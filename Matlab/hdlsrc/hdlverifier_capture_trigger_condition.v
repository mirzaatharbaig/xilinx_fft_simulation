==> flow/design.v <==
module hdlverifier_capture_comparator #(parameter WIDTH = 8) (
    input clk,
    input clk_enable,
    input [WIDTH-1:0] data,
    input [WIDTH-1:0] trigger_setting,
    output reg trigger);
    always@(posedge clk) begin
        if(clk_enable) begin
                trigger <=  (data == trigger_setting);
        end
    end
endmodule
module hdlverifier_capture_comparator_1bit (
    input clk,
    input clk_enable,
    input data,
    input [2:0] trigger_mode,
    output reg trigger);
    reg trigger_condition;
    reg data_d1;
    always@(*) begin
        if (trigger_mode == 3'b000 && !data)
            trigger_condition <= 1'b1;
        else if (trigger_mode == 3'b001 &&  data)
            trigger_condition <= 1'b1;
        else if (trigger_mode == 3'b010 && !data_d1 && data)
            trigger_condition <= 1'b1;
        else if (trigger_mode == 3'b011 && data_d1 && !data)
            trigger_condition <= 1'b1;
        else if (trigger_mode == 3'b100 && (data_d1 ^ data))
            trigger_condition <= 1'b1;
        else
            trigger_condition <= 1'b0;
    end
    always@(posedge clk) begin
        if(clk_enable) begin
            data_d1 <= data;
            trigger <= trigger_condition;
        end
    end
endmodule
module hdlverifier_capture_trigger_combine #(parameter WIDTH = 8) (
    input clk,
    input clk_enable,
    input [WIDTH-1:0] trigger_in,
    input [WIDTH-1:0] trigger_enable,
    input trigger_combination_rule,
    output reg trigger_out);
    always@(posedge clk) begin
        if(clk_enable) begin
            if(trigger_combination_rule)  
                trigger_out = |(trigger_in & trigger_enable) | &(~trigger_enable);
            else  
                trigger_out = &(trigger_in | (~trigger_enable));
        end
    end
endmodule
module hdlverifier_capture_trigger_condition (
      clk,
      clk_enable,
      trigger_setting,
      xfft_0_m_axis_data_tlast,
      xfft_0_event_data_in_channel_halt,
      xfft_0_m_axis_data_tdata,
      xfft_0_event_status_channel_halt,
      xfft_0_s_axis_data_tready,
      xfft_0_m_axis_data_tuser,
      xfft_0_event_frame_started,
      xfft_0_s_axis_config_tready,
      xfft_0_event_tlast_missing,
      dds_compiler_0_m_axis_data_tdata,
      xfft_0_m_axis_data_tvalid,
      m_axis_data_tdata,
      xfft_0_event_tlast_unexpected,
      xfft_0_event_data_out_channel_halt,
      trigger
);
      input     clk;
      input     clk_enable;
      input    [100 : 0] trigger_setting;
      input     xfft_0_m_axis_data_tlast;
      input     xfft_0_event_data_in_channel_halt;
      input    [15 : 0] xfft_0_m_axis_data_tdata;
      input     xfft_0_event_status_channel_halt;
      input     xfft_0_s_axis_data_tready;
      input    [15 : 0] xfft_0_m_axis_data_tuser;
      input     xfft_0_event_frame_started;
      input     xfft_0_s_axis_config_tready;
      input     xfft_0_event_tlast_missing;
      input    [7 : 0] dds_compiler_0_m_axis_data_tdata;
      input     xfft_0_m_axis_data_tvalid;
      input    [15 : 0] m_axis_data_tdata;
      input     xfft_0_event_tlast_unexpected;
      input     xfft_0_event_data_out_channel_halt;
      output    trigger;
  wire[13 : 0] trigger_stage1;  
  wire[13 : 0] trigger_enable;  
  wire trigger_out1;  
  wire[15 : 0] trigger_setting1;  
  wire trigger_out2;  
  wire[2 : 0] trigger_setting2;  
  wire trigger_out3;  
  wire[2 : 0] trigger_setting3;  
  wire trigger_out4;  
  wire[2 : 0] trigger_setting4;  
  wire trigger_out5;  
  wire[2 : 0] trigger_setting5;  
  wire trigger_out6;  
  wire[2 : 0] trigger_setting6;  
  wire trigger_out7;  
  wire[2 : 0] trigger_setting7;  
  wire trigger_out8;  
  wire[2 : 0] trigger_setting8;  
  wire trigger_out9;  
  wire[2 : 0] trigger_setting9;  
  wire trigger_out10;  
  wire[15 : 0] trigger_setting10;  
  wire trigger_out11;  
  wire[15 : 0] trigger_setting11;  
  wire trigger_out12;  
  wire[2 : 0] trigger_setting12;  
  wire trigger_out13;  
  wire[2 : 0] trigger_setting13;  
  wire trigger_out14;  
  wire[7 : 0] trigger_setting14;  
  wire trigger_combine_rule;  
hdlverifier_capture_comparator #(.WIDTH(16)) u_hdlverifier_capture_comparator (
        .clk                  (clk),
        .clk_enable           (clk_enable),
        .data                 (m_axis_data_tdata),
        .trigger              (trigger_out1),
        .trigger_setting      (trigger_setting1)
);
hdlverifier_capture_comparator_1bit u_hdlverifier_capture_comparator_1bit (
        .clk                  (clk),
        .clk_enable           (clk_enable),
        .data                 (xfft_0_s_axis_config_tready),
        .trigger              (trigger_out2),
        .trigger_mode         (trigger_setting2)
);
hdlverifier_capture_comparator_1bit u_hdlverifier_capture_comparator_1bit_inst1 (
        .clk                  (clk),
        .clk_enable           (clk_enable),
        .data                 (xfft_0_s_axis_data_tready),
        .trigger              (trigger_out3),
        .trigger_mode         (trigger_setting3)
);
hdlverifier_capture_comparator_1bit u_hdlverifier_capture_comparator_1bit_inst2 (
        .clk                  (clk),
        .clk_enable           (clk_enable),
        .data                 (xfft_0_event_data_out_channel_halt),
        .trigger              (trigger_out4),
        .trigger_mode         (trigger_setting4)
);
hdlverifier_capture_comparator_1bit u_hdlverifier_capture_comparator_1bit_inst3 (
        .clk                  (clk),
        .clk_enable           (clk_enable),
        .data                 (xfft_0_event_data_in_channel_halt),
        .trigger              (trigger_out5),
        .trigger_mode         (trigger_setting5)
);
hdlverifier_capture_comparator_1bit u_hdlverifier_capture_comparator_1bit_inst4 (
        .clk                  (clk),
        .clk_enable           (clk_enable),
        .data                 (xfft_0_event_status_channel_halt),
        .trigger              (trigger_out6),
        .trigger_mode         (trigger_setting6)
);
hdlverifier_capture_comparator_1bit u_hdlverifier_capture_comparator_1bit_inst5 (
        .clk                  (clk),
        .clk_enable           (clk_enable),
        .data                 (xfft_0_event_tlast_missing),
        .trigger              (trigger_out7),
        .trigger_mode         (trigger_setting7)
);
hdlverifier_capture_comparator_1bit u_hdlverifier_capture_comparator_1bit_inst6 (
        .clk                  (clk),
        .clk_enable           (clk_enable),
        .data                 (xfft_0_event_tlast_unexpected),
        .trigger              (trigger_out8),
        .trigger_mode         (trigger_setting8)
);
hdlverifier_capture_comparator_1bit u_hdlverifier_capture_comparator_1bit_inst7 (
        .clk                  (clk),
        .clk_enable           (clk_enable),
        .data                 (xfft_0_event_frame_started),
        .trigger              (trigger_out9),
        .trigger_mode         (trigger_setting9)
);
hdlverifier_capture_comparator #(.WIDTH(16)) u_hdlverifier_capture_comparator_inst1 (
        .clk                  (clk),
        .clk_enable           (clk_enable),
        .data                 (xfft_0_m_axis_data_tdata),
        .trigger              (trigger_out10),
        .trigger_setting      (trigger_setting10)
);
hdlverifier_capture_comparator #(.WIDTH(16)) u_hdlverifier_capture_comparator_inst2 (
        .clk                  (clk),
        .clk_enable           (clk_enable),
        .data                 (xfft_0_m_axis_data_tuser),
        .trigger              (trigger_out11),
        .trigger_setting      (trigger_setting11)
);
hdlverifier_capture_comparator_1bit u_hdlverifier_capture_comparator_1bit_inst8 (
        .clk                  (clk),
        .clk_enable           (clk_enable),
        .data                 (xfft_0_m_axis_data_tvalid),
        .trigger              (trigger_out12),
        .trigger_mode         (trigger_setting12)
);
hdlverifier_capture_comparator_1bit u_hdlverifier_capture_comparator_1bit_inst9 (
        .clk                  (clk),
        .clk_enable           (clk_enable),
        .data                 (xfft_0_m_axis_data_tlast),
        .trigger              (trigger_out13),
        .trigger_mode         (trigger_setting13)
);
hdlverifier_capture_comparator #(.WIDTH(8)) u_hdlverifier_capture_comparator_inst3 (
        .clk                  (clk),
        .clk_enable           (clk_enable),
        .data                 (dds_compiler_0_m_axis_data_tdata),
        .trigger              (trigger_out14),
        .trigger_setting      (trigger_setting14)
);
hdlverifier_capture_trigger_combine #(.WIDTH(14)) u_hdlverifier_capture_trigger_combine (
        .clk                  (clk),
        .clk_enable           (clk_enable),
        .trigger_in           (trigger_stage1),
        .trigger_enable       (trigger_enable),
        .trigger_out          (trigger),
        .trigger_combination_rule (trigger_combine_rule)
);
assign trigger_stage1 = {trigger_out1,trigger_out2,trigger_out3,trigger_out4,trigger_out5,trigger_out6,trigger_out7,trigger_out8,trigger_out9,trigger_out10,trigger_out11,trigger_out12,trigger_out13,trigger_out14};
assign trigger_enable = trigger_setting[99 : 86];
assign trigger_setting1 = trigger_setting[15 : 0];
assign trigger_setting2 = trigger_setting[18 : 16];
assign trigger_setting3 = trigger_setting[21 : 19];
assign trigger_setting4 = trigger_setting[24 : 22];
assign trigger_setting5 = trigger_setting[27 : 25];
assign trigger_setting6 = trigger_setting[30 : 28];
assign trigger_setting7 = trigger_setting[33 : 31];
assign trigger_setting8 = trigger_setting[36 : 34];
assign trigger_setting9 = trigger_setting[39 : 37];
assign trigger_setting10 = trigger_setting[55 : 40];
assign trigger_setting11 = trigger_setting[71 : 56];
assign trigger_setting12 = trigger_setting[74 : 72];
assign trigger_setting13 = trigger_setting[77 : 75];
assign trigger_setting14 = trigger_setting[85 : 78];
assign trigger_combine_rule = trigger_setting[100];
endmodule
## Step by step through the tools: hdlverifier_capture_trigger_condition

The steps from the RTL of hdlverifier_capture_trigger_condition to its reports follow in flow order.
Lines are those of the file above, counted from 1.
Library cell names are shortened.
The mark n/a stands for no value.

| set-up | value |
|---|---|
| top module | hdlverifier_capture_trigger_condition |
| clock port | clk |
| cell library | sky130hd |
| library corner | tt_025C_1v80 |

## Word level

Counts by Yosys on the flattened word-level netlist (proc, flatten, opt, wreduce; memories kept). Register bits leave out memories and registers merged into their read ports (data or address); mux counts leave out enables and synchronous resets folded into registers. Print and check cells are left out. Cells with the same type and inputs are merged into one.

| bit counts | value |
|---|---|
| bits of input ports | 169 |
| cells after elaboration | 207 |
| output and inout bits | 1 |
| register bits | 25 |

| cells by class | value |
|---|---|
| reductions and logical operators | 113 |
| equal/unequal tests | 44 |
| bitwise operators | 14 |
| muxes and demuxes | 11 |

Operator list:

| operator | number |
|---|---|
| logical AND 1 bit | 70 |
| equality test 3 x 2 -> 1 bit (second input constant) | 20 |
| equality test 16 bit | 3 |
| OR reduction 4 bit | 10 |
| equality test 3 x 1 -> 1 bit (second input constant) | 10 |
| equality test 3 bit (second input constant) | 10 |
| zero test 3 bit | 10 |
| AND reduction 14 bit | 2 |
| zero test 1 bit | 20 |
| bitwise AND 14 bit | 1 |
| OR 14 bit | 1 |
| inverter 14 bit | 1 |
| OR reduction 14 bit | 1 |
| two-way mux 1 bit | 11 |
| bitwise XOR 1 bit | 10 |
| equality test 8 bit | 1 |
| OR 1 bit | 1 |

## Logic depth

Yosys ltp: most cells in a row. Word level: on the elaborated netlist, between registers, memories and ports. Mapped: between sequential cells and ports; inverters and the memories' decode and read muxes count.

| logic depth | value |
|---|---|
| depth after elaboration | 4 |
| ABC_AREA | 0 |
| gate-level depth with buffers | 4 |
| gate-level depth less buffers | 4 |

## After synthesis

Source: synth_stat.txt of the flow (Yosys; design flattened, memories mapped). It holds for the ABC_AREA given above (unset counts as 0); a run with the other value may have another netlist.
The area totals of this step are shown rounded.

Cells by type:

| type | number | area in all (um^2) |
|---|---|---|
| edfxtp_1 | 25 | 750.72 |
| xnor2_1 | 56 | 490.47 |
| nor2b_1 | 19 | 118.864 |
| nand4_1 | 15 | 93.84 |
| mux2_2 | 8 | 90.086 |
| mux2i_1 | 9 | 90.086 |
| o32ai_1 | 8 | 70.067 |
| xor2_1 | 8 | 70.067 |
| a21oi_1 | 9 | 45.043 |
| inv_1 | 11 | 41.29 |
| a22oi_1 | 5 | 37.536 |
| nor4_1 | 5 | 31.28 |
| o22ai_1 | 4 | 25.024 |
| nand2b_1 | 3 | 18.768 |
| a2111oi_0 | 2 | 17.517 |
| a221oi_2 | 1 | 15.014 |
| nor2_1 | 4 | 15.014 |
| o31ai_1 | 2 | 15.014 |

Not listed: further types 13, cells in them 14.

| synthesis totals | value |
|---|---|
| cells in the netlist | 208 |
| chip area (Yosys) | 2100 um^2 |
| flip-flop cells | 25 |
| sequential area | 750 um^2 |
| buffers | 0 |

The figures by module come from a second, unflattened synthesis with its own total; it is not the netlist above.

| unflattened totals | value |
|---|---|
| cell total of the unflattened synthesis | 225 |
| area (unflattened synthesis) | 2300 um^2 |

Each row is one instance without its submodules.

Modules:

| module | seq. area (um^2) | times used | area (um^2) | cells |
|---|---|---|---|---|
| hdlverifier_capture_comparator_1bit | 60 | 10 | 130 | 11 |
| hdlverifier_capture_comparator (WIDTH=16) | 30 | 3 | 210 | 22 |
| hdlverifier_capture_trigger_combine (WIDTH=14) | 30 | 1 | 260 | 37 |
| hdlverifier_capture_comparator (WIDTH=8) | 30 | 1 | 120 | 12 |
| hdlverifier_capture_trigger_condition | 0.0 | 1 | 0.0 | 0 |

## Worst setup path after synthesis

Source: OpenSTA report_checks on the synthesized netlist (no wires, ideal clock, input and output delay 20% of the period each), path of least setup slack; recovery checks are left aside. Register names are those of the netlist, which keeps one name where synthesis merged equal registers.

| timing path post-synthesis | value |
|---|---|
| kind | register to register |
| start | reg u_hdlverifier_capture_comparator_1bit_inst5.trigger |
| end | reg u_hdlverifier_capture_trigger_combine.trigger_out |
| path buffers | 0 |
| slack | 0.351 ns |
| delay of the path | 1.399 ns |
| period | 1.75 ns |
| launch time at the first pin | 0.000 ns |
| library setup time | 0.261 ns |
| required time | 1.489 ns |
| data arrival time | 1.138 ns |
| stages | 5 |
| synthesis period reached | 1.399 ns |

"delay of the path" is the arrival time less input delay plus setup time.
"stages" counts driving pins, that of a launching flip-flop among them; a cell with two outputs on the path counts twice.
"synthesis period reached" = period - worst setup slack (recovery checks aside). The figure is calculated, with input and output delays left at 20% of the set period.
The rows between start and end are the longest chain of elaborated cells between them; the timing report does not say that the signal goes this way. Where chains are equally long, one stands for them.
Each line given opens the expression or statement behind the cell; cells for indexed reads and writes are added by Yosys, which also makes memories of some case tables.

| on the way, post-synthesis | value |
|---|---|
| cells stage by stage | edfxtp_1 > a22o_1 > a221oi_2 > nand4_1 > a221o_1 |
| cells in the longest elaborated chain | 4 |
| elaborated cells on any way between the ends | 6 |
| source lines of those cells | 3 |
| those cells by class | 1 x mux; 3 x logic; 2 x reduce/logical |

Ends and longest elaborated chain, post-synthesis:

| element | line | source |
|---|---|---|
| start: declaration | 18 | `output reg trigger);` |
| start: assignment | 38 | `trigger <= trigger_condition;` |
| bitwise AND 14 bit | 52 | `trigger_out = \|(trigger_in & trigger_enable) \| &(~trigger_enable);` |
| OR reduction 14 bit | 52 |  |
| OR 1 bit | 52 |  |
| two-way mux 1 bit | 51 | `if(trigger_combination_rule)` |
| end: assignment | 52 |  |
| end: assignment | 54 | `trigger_out = &(trigger_in \| (~trigger_enable));` |
| end: declaration | 48 | `output reg trigger_out);` |

## Path in the finished layout

Path of least setup slack in the final report of job 1 (OpenROAD, finished layout, wires in). Where an end is a register, its clock arrival counts in the times.

| timing path post-layout | value |
|---|---|
| kind | input to register |
| start | in trigger_setting[93] |
| end | reg u_hdlverifier_capture_trigger_combine.trigger_out |
| period | 1.7 ns |
| path buffers | 2 |
| slack | 0.12 ns |
| data arrival time | 1.71 ns |
| stages | 6 |
| required time | 1.83 ns |
| launch time at the first pin | 0.34 ns |
| library setup time | 0.13 ns |
| external input delay | 0.34 ns |

The rows between start and end are the longest chain of elaborated cells between them; the timing report does not say that the signal goes this way. Where chains are equally long, one stands for them.

| on the way, post-layout | value |
|---|---|
| cells stage by stage | clkdlybuf4s50_1 > buf_4 > inv_1 > o22ai_1 > a2111oi_0 > a221o_1 |
| cells in the longest elaborated chain | 4 |
| elaborated cells on any way between the ends | 8 |
| those cells by class | 1 x mux; 4 x logic; 3 x reduce/logical |

Ends and longest elaborated chain, post-layout:

| element | line | source |
|---|---|---|
| start: declaration | 80 | `input    [100 : 0] trigger_setting;` |
| inverter 14 bit | 54 | `trigger_out = &(trigger_in \| (~trigger_enable));` |
| OR 14 bit | 54 |  |
| AND reduction 14 bit | 54 |  |
| two-way mux 1 bit | 51 | `if(trigger_combination_rule)` |
| end: assignment | 52 | `trigger_out = \|(trigger_in & trigger_enable) \| &(~trigger_enable);` |
| end: assignment | 54 |  |
| end: declaration | 48 | `output reg trigger_out);` |

Memo
Re: implementation data of hdlverifier_capture_trigger_condition

2 stored runs of hdlverifier_capture_trigger_condition in the flow (synthesis by Yosys, layout by OpenROAD, sky130hd cells), in arbitrary order. Constraints: input delay and output delay 20% of the set period each, output load 0.01 pF.
"period achieved" = clock period - worst setup slack. The figure is calculated, with input and output delays left at 20% of the set period.
"time used up by the worst setup path": the worst setup path's part of the clock period (all of it between registers, 20% less for each end at a port) less its slack. A launch clock that arrives late makes it longer, a capture clock that arrives late makes it shorter.
"total design power" is the tool's figure for a default switching activity; nothing was simulated.
Measured values are rounded.
Settings: n/a = not set for that run.

| run name | period_ns | CORE_UTILIZATION | CAP_MARGIN | CORE_MARGIN | SLEW_MARGIN | SETUP_SLACK_MARGIN | PLACE_DENSITY_LB_ADDON | CORE_ASPECT_RATIO | TNS_END_PERCENT | area of the die (um^2) | setup slack of the worst path (ns) | period achieved (ns) | time used up by the worst setup path (ns) | worst path kind | sum of negative setup slack (ns) | utilization of the finished layout (%) | synthesis area (um^2) | worst hold slack after layout (ns) | area of the standard cells in the finished layout (um^2) | total design power (W) |
|---|---|---|---|---|---|---|---|---|---|---|---|---|---|---|---|---|---|---|---|---|
| job 1 | 1.7 | 19 | 20 | 2 | 20 | n/a | n/a | n/a | n/a | 12000 | 0.12 | 1.581 | 1.24 | input to register | 0.000 | 38 | 2100 | 0.69 | 4200 | 0.0021 |
| job 2 | 2.29 | 33 | 40 | 5 | 20 | 0.1 | 0.03 | 0.83 | 95 | 8200 | 0.58 | 1.707 | 1.25 | input to register | 0.000 | 64 | 2100 | 0.74 | 4000 | 0.0014 |
